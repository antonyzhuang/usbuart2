==> flow/design.v <==
module control
    (input clk,
     input rst_n,
     input [7 : 0] rx_din,
     input rx_vld,
     input busy,
     output reg [7 : 0] tx_din,
     output reg tx_vld   
    );
  parameter SEND_BYTE = 8;   
  reg rdreq_sig;   
  wire [7 : 0] data_sig;
  wire wrreq_sig;
  wire empty_sig;
  wire full_sig;
  wire [7 : 0] q_sig;
  wire [7 : 0] usedw_sig;
  reg rdreq_sig_flag;   
  always @(posedge clk or negedge rst_n) begin
    if (!rst_n) begin
      rdreq_sig_flag <= 1'b0;
    end else if (usedw_sig >= SEND_BYTE) begin
      rdreq_sig_flag <= 1'b1;
    end else if (empty_sig) begin
      rdreq_sig_flag <= 1'b0;
    end
  end
  always @(*) begin
    if (rdreq_sig_flag && empty_sig == 1'b0 && busy == 1'b0) begin
      rdreq_sig <= 1'b1;
    end else begin
      rdreq_sig <= 1'b0;
    end
  end
  always @(posedge clk or negedge rst_n) begin
    if (!rst_n) begin
      tx_din <= 1'b0;
    end else begin
      tx_din <= q_sig;
    end
  end
  always @(posedge clk or negedge rst_n) begin
    if (!rst_n) begin
      tx_vld <= 1'b0;
    end else if (rdreq_sig) begin
      tx_vld <= 1'b1;
    end else begin
      tx_vld <= 1'b0;
    end
  end
  assign wrreq_sig = rx_vld &&
                     full_sig == 1'b0;   
  assign data_sig = rx_din;
  fifo fifo_inst(.aclr(~rst_n),
                 .clock(clk),
                 .data(data_sig),
                 .rdreq(rdreq_sig),
                 .wrreq(wrreq_sig),
                 .empty(empty_sig),
                 .full(full_sig),
                 .q(q_sig),
                 .usedw(usedw_sig));
endmodule
module de1_soc_uart_top (
    input  wire        CLOCK_50,
    input  wire        reset_n,
    input  wire        serial_rx,
    output wire        serial_tx,
    input  wire [2:0]  baud_select,
    output wire        tx_busy_led
);
  wire [7:0] rx_byte;
  wire       rx_byte_valid;
  wire [7:0] tx_byte;
  wire       tx_byte_valid;
  wire       tx_busy;
  uart_rx uart_rx_inst (
      .clk(CLOCK_50),
      .rst_n(reset_n),
      .baud_set(baud_select),
      .din(serial_rx),
      .rx_dout(rx_byte),
      .rx_vld(rx_byte_valid)
  );
  control control_inst (
      .clk(CLOCK_50),
      .rst_n(reset_n),
      .rx_din(rx_byte),
      .rx_vld(rx_byte_valid),
      .busy(tx_busy),
      .tx_din(tx_byte),
      .tx_vld(tx_byte_valid)
  );
  uart_tx uart_tx_inst (
      .clk(CLOCK_50),
      .rst_n(reset_n),
      .baud_set(baud_select),
      .tx_din(tx_byte),
      .tx_vld(tx_byte_valid),
      .tx_dout(serial_tx),
      .busy(tx_busy)
  );
  assign tx_busy_led = tx_busy;
endmodule
module fifo #(
    parameter DATA_WIDTH = 8,
    parameter ADDR_WIDTH = 8
) (
    input wire aclr,
    input wire clock,
    input wire [DATA_WIDTH-1:0] data,
    input wire rdreq,
    input wire wrreq,
    output wire empty,
    output wire full,
    output wire [DATA_WIDTH-1:0] q,
    output wire [ADDR_WIDTH-1:0] usedw
);
  localparam DEPTH = 1 << ADDR_WIDTH;
  reg [DATA_WIDTH-1:0] fifo_mem [0:DEPTH-1];
  reg [ADDR_WIDTH-1:0] rd_ptr;
  reg [ADDR_WIDTH-1:0] wr_ptr;
  reg [ADDR_WIDTH:0] usedw_reg;
  reg [DATA_WIDTH-1:0] q_reg;
  wire read_en = rdreq && (usedw_reg != 0);
  wire write_en = wrreq && (usedw_reg != DEPTH);
  assign empty = (usedw_reg == 0);
  assign full = (usedw_reg == DEPTH);
  assign usedw = usedw_reg[ADDR_WIDTH-1:0];
  assign q = q_reg;
  always @(posedge clock or posedge aclr) begin
    if (aclr) begin
      rd_ptr <= {ADDR_WIDTH{1'b0}};
      wr_ptr <= {ADDR_WIDTH{1'b0}};
      usedw_reg <= {(ADDR_WIDTH+1){1'b0}};
      q_reg <= {DATA_WIDTH{1'b0}};
    end else begin
      if (write_en) begin
        fifo_mem[wr_ptr] <= data;
        wr_ptr <= wr_ptr + 1'b1;
      end
      if (read_en) begin
        q_reg <= fifo_mem[rd_ptr];
        rd_ptr <= rd_ptr + 1'b1;
      end
      case ({write_en, read_en})
        2'b10: usedw_reg <= usedw_reg + 1'b1;
        2'b01: usedw_reg <= usedw_reg - 1'b1;
        default: usedw_reg <= usedw_reg;
      endcase
    end
  end
endmodule
module uart_rx( 
   input                clk,
   input                rst_n,
   input  [2:0]         baud_set,
   input                din,  
   output  reg [7:0]    rx_dout,    
   output  reg          rx_vld     
);		
localparam  BPS_115200 = 434,
            BPS_57600  = 868,
            BPS_38400  = 1302,
            BPS_19200  = 2604,
            BPS_9600   = 5208;
reg   [12:0]      cnt_bps;
wire              add_cnt_bps;
wire              end_cnt_bps;
reg   [9:0]       cnt_bit;
wire              add_cnt_bit;
wire              end_cnt_bit;
reg  [12:0]       rx_bps;    
reg  [9:0]       rx_data_r;    
reg               din_r0;  
reg               din_r1;  
reg               din_r2;
wire              nedge;
reg              rx_flag;
always @(*)begin
   case(baud_set)
      0:rx_bps = BPS_115200;
      1:rx_bps = BPS_57600;
      2:rx_bps = BPS_38400;
      3:rx_bps = BPS_19200;
      4:rx_bps = BPS_9600;
      default : rx_bps = BPS_115200;
   endcase
end
always @(posedge clk or negedge rst_n)begin 
   if(!rst_n)begin
      cnt_bps <= 0;
   end 
   else if(add_cnt_bps)begin 
      if(end_cnt_bps)begin 
         cnt_bps <= 0;
      end
      else begin 
         cnt_bps <= cnt_bps + 1;
      end 
   end
end 
assign add_cnt_bps = rx_flag  ;
assign end_cnt_bps = add_cnt_bps && cnt_bps == rx_bps -1 ;
always @(posedge clk or negedge rst_n)begin
   if (!rst_n)begin
      din_r0 <= 1'b1;
      din_r1 <= 1'b1;
   end
   else begin
      din_r0 <= din;
      din_r1 <= din_r0;    
      din_r2 <= din_r1;
   end
end
assign nedge = ~din_r1 & din_r2;
always @(posedge clk or negedge rst_n)begin 
      if(!rst_n)begin
          rx_flag <= 1'b0;
      end 
      else if(nedge && rx_flag == 1'b0 )begin 
         rx_flag <= 1'b1; 
      end 
      else if(end_cnt_bit && rx_flag == 1'b1)begin
         rx_flag <= 1'b0;
      end 
end
always @(posedge clk or negedge rst_n)begin 
   if(!rst_n)begin
       cnt_bit <= 0;
   end 
   else if(add_cnt_bit)begin 
      if(end_cnt_bit)begin 
         cnt_bit <= 0;
      end
      else begin 
         cnt_bit <= cnt_bit + 1;
      end 
   end
end 
assign add_cnt_bit = end_cnt_bps;
assign end_cnt_bit = add_cnt_bit && (cnt_bit == 10-1 || rx_data_r[0]);
always @(posedge clk or negedge rst_n)begin
    if(!rst_n) begin
      rx_data_r <= 0;
    end
    else if (rx_flag &&  cnt_bps == (cnt_bps>>1 ))begin
       rx_data_r[cnt_bit] <= din ;
    end
end
always @(posedge clk or negedge rst_n) begin
   if(!rst_n) begin
      rx_dout <= 0;
   end
   else if (end_cnt_bit)begin
      rx_dout <= rx_data_r[8:1] ;
   end
end
   always @(posedge clk or negedge rst_n) begin
      if(!rst_n)begin
         rx_vld <= 1'b0;
      end
      else if (end_cnt_bit)begin
         rx_vld <= 1'b1;
      end
      else  begin
         rx_vld <= 1'b0;
      end
   end
endmodule
module uart_tx(
    input         clk,
    input         rst_n,
    input  [2:0]  baud_set,
    input  [7:0]  tx_din,     
    input         tx_vld,     
    output  reg   tx_dout ,
    output   reg   busy    
);
    localparam  BPS_115200 = 434,
                BPS_57600  = 868,
                BPS_38400  = 1302,
                BPS_19200  = 2604,
                BPS_9600   = 5208;
    reg   [12:0]  cnt_bps;     
    wire          add_cnt_bps;
    wire          end_cnt_bps;
    reg   [3:0]   cnt_bit;     
    wire          add_cnt_bit;
    wire          end_cnt_bit;
    reg          tx_flag;
    reg    [12:0] tx_bps;
    reg    [9:0]  tx_data_r;   
    always @ (*)begin
        case(baud_set)
            0 : tx_bps = BPS_115200;
            1 : tx_bps = BPS_57600;
            2 : tx_bps = BPS_38400;
            3 : tx_bps = BPS_19200;
            4 : tx_bps = BPS_9600;
            default : tx_bps = BPS_115200;
        endcase
    end 
    always @ (posedge clk or negedge rst_n)begin
        if(!rst_n)begin
            cnt_bps <= 0;
        end
        else if (add_cnt_bps)begin
            if(end_cnt_bps)
                cnt_bps <= 0;
            else 
                cnt_bps <= cnt_bps + 1;    
        end
    end
    assign add_cnt_bps = tx_flag ;
    assign end_cnt_bps = add_cnt_bps && cnt_bps == tx_bps - 1;
    always @(posedge clk or negedge rst_n)begin 
            if(!rst_n)begin
                cnt_bit <= 0;
            end 
            else if(add_cnt_bit)begin 
                if(end_cnt_bit)
                    cnt_bit <= 0;
                else   
                    cnt_bit <= cnt_bit + 1;  
            end 
    end
    assign add_cnt_bit = end_cnt_bps;
    assign end_cnt_bit = add_cnt_bit && cnt_bit == 10-1;
    always @(posedge clk or negedge rst_n)begin
        if(!rst_n)begin
            tx_flag <= 1'b0;
        end
        else if(tx_vld)        
            tx_flag <= 1'b1;
        else if(end_cnt_bit)    
            tx_flag <= 1'b0;
    end
    always @(posedge clk or negedge rst_n)begin 
            if(!rst_n)begin
               tx_data_r <= 0;
            end 
            else if(tx_vld)begin 
                tx_data_r <= {1'b1,tx_din,1'b0};
            end 
    end
    always @(posedge clk or negedge rst_n)begin 
            if(!rst_n)begin
                tx_dout <= 1'b1;   
            end 
            else if(tx_flag && cnt_bps == 2-1 )begin   
                tx_dout <= tx_data_r[cnt_bit];
            end 
            else begin 
                tx_dout <= tx_dout;
            end 
    end
    always @(*)begin 
        if(tx_vld || tx_flag)begin 
            busy = 1'b1;
        end 
        else begin 
            busy = 0;
        end 
    end
endmodule
## Tool chain data of de1_soc_uart_top

What the tools print for de1_soc_uart_top, step after step.
Lines are those of the file above, counted from 1.
Library cell names are shortened.
Not given: --

- Design top: de1_soc_uart_top
- Clock: CLOCK_50
- Standard-cell library: sky130hd
- Library corner: tt_025C_1v80

## After elaboration

Source: Yosys, flattened and elaborated. Widths are those after wreduce. Registers that Yosys merges into a memory's read port (data or address) are not register bits. Print and check cells do not count. Equal cells are merged and count once.

- Register bits: 2165
- Bits in latches: 0
- Bits in writable memories: 0
- ROM bits: 0
- Clocked read ports x word width: 0
- Memories kept: 0
- Elaborated cells: 1120

- $add $sub $neg: 10
- $mul: 0
- Divide/modulo/power cells: 0
- Magnitude comparators: 1
- Equality and inequality tests: 524
- Shift operators: 3
- Mux-type cells: 17
- Bitwise gates (word level): 9
- Reductions and logical operators: 279

Operators with widths:

| kind | count |
|---|---|
| 8-bit equality test (second input constant) | 256 |
| 8-bit case mux with 256-bit select | 1 |
| 8-bit by 7-bit equality test with 1-bit output (second input constant) | 128 |
| 3-bit AND reduction | 256 |
| 8-bit by 6-bit equality test with 1-bit output (second input constant) | 64 |
| 8-bit by 5-bit equality test with 1-bit output (second input constant) | 32 |
| 8-bit by 4-bit equality test with 1-bit output (second input constant) | 16 |
| 13-bit by 32-bit equality test with 1-bit output | 2 |
| 8-bit by 3-bit equality test with 1-bit output (second input constant) | 8 |
| 13-bit case mux with 4-bit select | 1 |
| 8-bit by 2-bit equality test with 1-bit output (second input constant) | 4 |
| 13-bit by 1-bit adder with 13-bit output (second input constant) | 2 |
| 13-bit two-way mux | 2 |
| 9-bit case mux with 2-bit select | 1 |
| 8-bit by 1-bit adder with 8-bit output (second input constant) | 2 |
| 8-bit by 1-bit equality test with 1-bit output (second input constant) | 2 |
| 8-bit zero test | 2 |
| 13-bit by 1-bit subtractor with 14-bit output (second input constant) | 1 |
| 1-bit logical AND | 13 |
| 13-bit by 1-bit equality test with 1-bit output (second input constant) | 1 |
| 13-bit by 12-bit equality test with 1-bit output | 1 |
| 1-bit by 11-bit variable shift with 10-bit output | 1 |
| 1-bit by 11-bit variable shift with 10-bit output (first input constant) | 1 |
| 10-bit negation with 11-bit output | 1 |
| 10-bit by 1-bit adder with 10-bit output (second input constant) | 1 |
| 10-bit AND | 1 |
| 10-bit bitwise OR | 1 |
| 10-bit by 4-bit equality test with 1-bit output (second input constant) | 1 |

Not listed: further kinds 23, cells in them 41.

## Longest topological paths

Longest topological path by Yosys (ltp), each cell counted once; first at word level (registers and memories cut), then after technology mapping (sequential cells cut; the memories' decode and read muxes count).

- Depth after elaboration: 9
- ABC_AREA: 0
- Gate-level depth with buffers: 18

## After synthesis

The flow's flattened synthesis, as Yosys stat reports it; memories are mapped. The netlist is that of the ABC_AREA named above (0 if unset); the other value can give another one.

- Standard cells after synthesis: 5594
- Synthesis area: 85409.4 um^2
- Flip-flops: 2164
- Buffer cells: 439

Cells by type:

| cell | count | area in all (um^2) |
|---|---|---|
| edfxtp_1 | 2049 | 6.15E+04 |
| a22oi_1 | 445 | 3.34E+03 |
| dfrtp_1 | 112 | 2.8E+03 |
| nand3_1 | 405 | 2.03E+03 |
| nor2_1 | 465 | 1.75E+03 |
| a32oi_1 | 159 | 1.39E+03 |
| o22ai_1 | 155 | 969.68 |
| nand4_1 | 136 | 850.816 |
| clkbuf_1 | 193 | 724.445 |
| buf_2 | 132 | 660.634 |
| a22o_1 | 74 | 648.122 |
| a21oi_1 | 127 | 635.61 |
| nand2_1 | 145 | 544.272 |
| mux2_2 | 43 | 484.214 |
| nor4_1 | 72 | 450.432 |
| ha_1 | 34 | 425.408 |
| a221oi_1 | 46 | 402.886 |
| buf_1 | 100 | 375.36 |

Other cell types: 70; their cells: 702.
By module: a second synthesis without flattening, with its own total; a netlist apart from the flattened one above.

- Cells (unflattened synthesis): 5567
- Area (unflattened synthesis): 85657.2 um^2

Rows give one instance, submodules left out.

By module:

| module | times used | cells | area (um^2) | sequential area (um^2) |
|---|---|---|---|---|
| fifo | 1 | 5120 | 81056.5 | 62324.8 |
| uart_rx | 1 | 265 | 2651.3 | 1133.6 |
| uart_tx | 1 | 165 | 1660.3 | 701.9 |
| control | 1 | 17 | 289.0 | 250.2 |
| de1_soc_uart_top | 1 | 0 | 0.0 | 0.0 |

## Worst setup path after synthesis

Source: OpenSTA report_checks on the synthesized netlist (no wires, ideal clock, input and output delay 20% of the period each), path of least setup slack; recovery checks are left aside. Register names are those of the netlist, which keeps one name where synthesis merged equal registers.

- Path kind: flip-flop to flip-flop
- From: register uart_rx_inst.rx_dout[0]
- To: register control_inst.fifo_inst.fifo_mem[0][0]
- Clock period: 7.49 ns
- Setup time: 0.803 ns
- Launch time at the first pin: 0.000 ns
- Data arrival time: 3.181 ns
- Data required time: 6.687 ns
- Setup slack: 3.506 ns
- Delay of the path: 3.984 ns
- Stages on the path: 1
- Buffers on the path: 0
- Period reached after synthesis: 3.984 ns

"delay of the path" is the arrival time less input delay plus setup time.
"stages on the path": output pins that drive a net of the path, with the launching flip-flop's if there is one; two outputs of one cell count as two.
"period reached after synthesis" = period - worst setup slack (recovery checks aside). The figure is calculated, with input and output delays left at 20% of the set period.

- Path through: dfrtp_1
- Length of the longest elaborated chain: 0

RTL lines, path post-synthesis:

| item | line | text |
|---|---|---|
| from (decl) | 159 | `output  reg [7:0]    rx_dout,` |
| from (assign) | 253 | `rx_dout <= 0;` |
| from (assign) | 256 | `rx_dout <= rx_data_r[8:1] ;` |
| to (assign) | 139 | `fifo_mem[wr_ptr] <= data;` |
| to (decl) | 120 | `reg [DATA_WIDTH-1:0] fifo_mem [0:DEPTH-1];` |

## Worst path after layout

Path of least setup slack in the final report of stored run 1 (OpenROAD, finished layout, wires in). Where an end is a register, its clock arrival counts in the times.

- Path kind: flip-flop to flip-flop
- From: register control_inst.fifo_inst.rd_ptr[4]
- To: register control_inst.fifo_inst.q_reg[1]
- Clock period: 7.1 ns
- Setup time: 0.11 ns
- Launch time at the first pin: 0.92 ns
- Data arrival time: 7.00 ns
- Data required time: 7.91 ns
- Setup slack: 0.90 ns
- Stages on the path: 11
- Buffers on the path: 2

Between the ends stands the longest chain of elaborated cells between them, by number of cells; it is not shown to be the way that was timed. Of several equally long chains one is given.
A line is the first line of the expression or statement that the cell stems from. Yosys adds cells for indexed reads and writes and turns some case tables into memories.

- Path through: dfrtp_2 -> buf_12 -> and4b_2 -> buf_12 -> a22oi_1 -> a21oi_1 -> nor4_1 -> nand4_1 -> nor4_2 -> o2111ai_1 -> a22o_1
- Length of the longest elaborated chain: 2

RTL lines, path post-layout:

| item | line | text |
|---|---|---|
| from (decl) | 121 | `reg [ADDR_WIDTH-1:0] rd_ptr;` |
| from (assign) | 133 | `rd_ptr <= {ADDR_WIDTH{1'b0}};` |
| from (assign) | 144 | `rd_ptr <= rd_ptr + 1'b1;` |
| 8-bit equality test | 143 | `q_reg <= fifo_mem[rd_ptr];` |
| 8-bit case mux with 256-bit select | 143 |  |
| to (assign) | 136 | `q_reg <= {DATA_WIDTH{1'b0}};` |
| to (assign) | 143 |  |
| to (decl) | 124 | `reg [DATA_WIDTH-1:0] q_reg;` |

Appendix: measured runs

2 stored runs of de1_soc_uart_top in the flow (synthesis by Yosys, layout by OpenROAD, sky130hd cells), in arbitrary order. Constraints: input delay and output delay 20% of the set period each, output load 0.01 pF.
"achieved clock period" means the clock period less the worst setup slack. The figure is calculated, with input and output delays left at 20% of the set period.

### Stored run 1

Settings: `period_ns=7.1`, `CAP_MARGIN=20`, `CORE_MARGIN=2`, `CORE_UTILIZATION=40`, `SLEW_MARGIN=20`

- Post-synthesis cell area: 85409.4 um^2
- Overall die area: 217235.0 um^2
- Standard-cell area of the final layout: 101348.0 um^2
- Worst slack on setup checks: 0.902 ns
- Achieved clock period: 6.198 ns

### Stored run 2

Settings: `period_ns=3.14`, `CORE_UTILIZATION=70`, `PLACE_DENSITY_LB_ADDON=0.03`, `CELL_PAD_IN_SITES_DETAIL_PLACEMENT=1`, `ABC_AREA=1`, `CTS_CLUSTER_DIAMETER=32`, `CAP_MARGIN=20`, `SLEW_MARGIN=5`, `CORE_MARGIN=2`

Stopped before the end: placement reported DPL-0033.
